==> flow/design.v <==
`timescale 1ns/10ps
module sarlogic(
    input           clk,
    input           rstn,
    input           en,
    input           comp,
    input           cal,
    output          valid,
    output  [7:0]   result,
    output  		sample,
    output  [7:0]   ctlp,
    output  [7:0]   ctln,
    output  [4:0]   trim,
    output  [4:0]   trimb,
    output          clkc);
    reg             calibrate;
    reg     [2:0]   state;
    reg     [7:0]   mask;
    reg     [4:0]   trim_mask;
    reg     [7:0]   result;
    reg     [4:0]   trim_val;
    reg             sample;
    reg             co_clk;
    reg             en_co_clk;
    reg     [3:0]   cal_count;
    reg     [3:0]   cal_itt;
    parameter sInit=0, sWait=1, sSample=2, sConv=3, sDone=4, sCal=5;
    initial begin
        state <= sInit;
        mask <= 0;
        trim_mask <= 0;
        result <= 0;
        co_clk <= 0;
        en_co_clk <= 0;
        cal_itt <= 0;
        cal_count <= 7;
        trim_val <= 0;
        calibrate <= 0;
    end
    always @(clk) begin
        clkc <= (~clk & en_co_clk);
    end
    always @(posedge clk or negedge rstn) begin
        if (!rstn) begin
            state <= sInit;
            mask <= 0;
            trim_mask <= 0;
            result <= 0;
            co_clk <= 0;
            en_co_clk <= 0;
            cal_itt <= 0;
            cal_count <= 7;
            trim_val <= 0;
            calibrate <= 0;
        end
        else begin
            case (state)
                sInit : begin
                    trim_val <= 5'b10000;
                    state <= sWait;
                end
                sWait : begin
                    if(en) begin
                        result <= 0;
                        cal_itt <= 0;
                        cal_count <= 7;
                        state <= sSample;
                        calibrate <= cal;
		    		    mask <= 8'b10000000;
                        en_co_clk <= 1;
                    end
                    else state <= sWait;
                end
		    	sSample : begin
                    if (calibrate) begin
                        state <= sCal;
                        trim_val <= 5'b00000;
		    		    trim_mask <= 5'b10000;
                    end
                    else begin
                        state <= sConv;
                    end
		    	end
                sConv : begin
                	if (comp) result  <= result | mask;
                    mask <= mask >> 1;                
                    if (mask[0]) begin
                        state <= sDone;
                        en_co_clk <=0;
                    end
                end
                sCal: begin
                    if(cal_itt == 7) begin
                        if (cal_count > 7) begin
                            trim_val <= trim_val | trim_mask;
                        end
                        trim_mask <= trim_mask >> 1;
                        if (trim_mask[0]) begin
                            state <= sDone;
                            en_co_clk <=0;
                            calibrate <= 0;
                        end else begin
                            cal_itt = 0;
                            state <= sCal;
                        end 
                        cal_count <= 7;
                    end else begin
                        if (comp) begin
                            cal_count <= cal_count - 1;
                        end else begin
		    				cal_count <= cal_count + 1;
                        end
                        cal_itt <= cal_itt + 1;
                    end 
                end
                sDone : begin
                    state <= sWait;
                end
            endcase
        end
    end
    assign trim   = (trim_val | trim_mask );
    assign trimb  = ~(trim_val | trim_mask);
    assign sample = (state==sSample) || (state==sCal);
    assign valid  = state==sDone;
	assign ctlp   = result | mask;
	assign ctln   = ~(result | mask);
endmodule
* Step by step through the tools: sarlogic
What the tools print for sarlogic, step after step.
Line numbers count from 1 in the design file above.
Not given: n/a
- Top :: sarlogic
- Clock input :: clk
- Cell library :: sky130hd
- Corner :: tt_025C_1v80

* After elaboration
Yosys after proc, flatten, opt, wreduce and memory -nomap, before mapping. Memory bits, and registers merged into a memory's read port (data or address), are not among the register bits. Print and check cells are not counted. Equal cells are merged and count once.
- Add/sub/neg operators :: 3
- Magnitude comparators :: 1
- Equal/unequal tests :: 14
- Muxes and demuxes :: 33
- Bitwise logic cells :: 6
- Reduce/logical cells :: 18
** Operators with widths (count)
- case mux 8 bit (select 2 bit) :: 2
- two-way mux 5 bit :: 5
- two-way mux 8 bit :: 3
- two-way mux 4 bit :: 6
- case mux 4 bit (select 2 bit) :: 2
- case mux 5 bit (select 3 bit) :: 1
- case mux 3 bit (select 5 bit) :: 1
- inequality test 2 bit (second input constant) :: 7
- AND reduction 3 bit :: 4
- case mux 5 bit (select 2 bit) :: 1
- two-way mux 3 bit :: 3
- adder 4 x 1 -> 4 bit (second input constant) :: 2
- AND reduction 4 bit :: 2
- OR 8 bit :: 1
- NOT 8 bit :: 1
- nonzero test 2 bit :: 3
- equality test 3 x 2 -> 1 bit (second input constant) :: 2
- equality test 3 bit (second input constant) :: 2
- nonzero test 3 bit :: 2
- two-way mux 1 bit :: 6
- OR 5 bit :: 1
- NOT 5 bit :: 1
- AND reduction 5 bit :: 1
- nonzero test 5 bit :: 1
- AND reduction 2 bit :: 2
- subtractor 4 x 1 -> 4 bit (second input constant) :: 1
- greater-than comparator 4 x 3 -> 1 bit (second input constant) :: 1
- equality test 4 x 3 -> 1 bit (second input constant) :: 1
Not listed: further kinds 10, cells in them 10.
- Register bits after elaboration :: 39
- Input port bits :: 5
- Output and inout bits :: 37
- Cells after elaboration :: 84

* Logic depth
Depth = most cells in a row (Yosys ltp): at word level without a register or memory, in the mapped netlist without a sequential cell, where the memories' decode and read muxes count.
- Depth in word-level cells :: 4
- ABC_AREA :: 1
- Depth in mapped cells :: 9
- Gate-level depth less buffers :: 9

* After synthesis
The flow's flattened synthesis, as Yosys stat reports it; memories are mapped. The netlist is that of the ABC_AREA named above (0 if unset); the other value can give another one.
Totals and module areas in this step are rounded.
** Cells by type
- sky130_fd_sc_hd__dfrtp_1 :: count 36, area in all 900.864 um^2
- sky130_fd_sc_hd__nand2_1 :: count 74, area in all 277.766 um^2
- sky130_fd_sc_hd__inv_1 :: count 39, area in all 146.39 um^2
- sky130_fd_sc_hd__nor2_1 :: count 33, area in all 123.869 um^2
- sky130_fd_sc_hd__nand3_1 :: count 21, area in all 105.101 um^2
- sky130_fd_sc_hd__dfstp_2 :: count 3, area in all 78.826 um^2
- sky130_fd_sc_hd__nor2_4 :: count 4, area in all 45.043 um^2
- sky130_fd_sc_hd__o22ai_1 :: count 7, area in all 43.792 um^2
- sky130_fd_sc_hd__o21ai_0 :: count 8, area in all 40.038 um^2
- sky130_fd_sc_hd__ha_1 :: count 3, area in all 37.536 um^2
- sky130_fd_sc_hd__nand2_4 :: count 3, area in all 33.782 um^2
- sky130_fd_sc_hd__nand3_2 :: count 3, area in all 30.029 um^2
- sky130_fd_sc_hd__o21ai_1 :: count 5, area in all 25.024 um^2
- sky130_fd_sc_hd__buf_6 :: count 2, area in all 22.522 um^2
- sky130_fd_sc_hd__inv_2 :: count 6, area in all 22.522 um^2
- sky130_fd_sc_hd__fa_1 :: count 1, area in all 20.019 um^2
- sky130_fd_sc_hd__nand4_1 :: count 3, area in all 18.768 um^2
- sky130_fd_sc_hd__nor2_2 :: count 3, area in all 18.768 um^2
Not listed: further types 9, cells in them 14.
- Mapped cells :: 268
- Synthesis area :: 2090 um^2
- Sequential part of the area :: 980 um^2
- Flip-flop cells :: 39
- Buffers :: 4

Memo
Re: implementation data of sarlogic

Design sarlogic on sky130hd. What follows are 2 stored runs of the flow, each under its own settings; their order means nothing. The constraints put input and output delay at 20% of the set period each and load the outputs with 0.01 pF.
"period achieved" is the run's clock period less its worst setup slack. It is reckoned from that one timing run; input and output delays stay at 20% of the period that was set.
"time of the worst setup path" = time allowed to the worst setup path (clock period - input delay - output delay, where it has them) - its slack; a late launch clock adds to it, a late capture clock takes from it.
"power": no workload was simulated; the value follows from the tool's default switching activity.
The results are shown rounded.

** Run 1
- Settings :: period_ns=1.28; CORE_UTILIZATION=55; SETUP_SLACK_MARGIN=0.32; PLACE_DENSITY_LB_ADDON=0.05; CORE_ASPECT_RATIO=0.6; CELL_PAD_IN_SITES_GLOBAL_PLACEMENT=2; CELL_PAD_IN_SITES_DETAIL_PLACEMENT=2; TNS_END_PERCENT=10; ABC_AREA=1; GPL_TIMING_DRIVEN=1; CTS_CLUSTER_DIAMETER=236; MAX_ROUTING_LAYER=met5; CAP_MARGIN=20; CORE_MARGIN=2; SLEW_MARGIN=20
- Outcome :: did not finish, placement stopped with FLW-0024

** Run 2
- Settings :: period_ns=2.99; CORE_UTILIZATION=69; SETUP_SLACK_MARGIN=0.07; PLACE_DENSITY=0.95; GPL_ROUTABILITY_DRIVEN=0; CAP_MARGIN=40; SLEW_MARGIN=10; MIN_ROUTING_LAYER=met1; CORE_MARGIN=2
- Power :: 2030 µW
- Utilization of the finished layout :: 0.911
- Post-synthesis cell area :: 1980 um^2
- Total die area :: 3310 um^2
- Time of the worst setup path :: 2.28 ns
- Worst setup path kind :: reg2out
- Final worst hold slack :: 0.517 ns
- Setup slack of the critical path :: 0.115 ns
- Period achieved :: 2.875 ns
- Standard-cell area after layout :: 2490 um^2
- Final setup TNS :: 0.000 ns
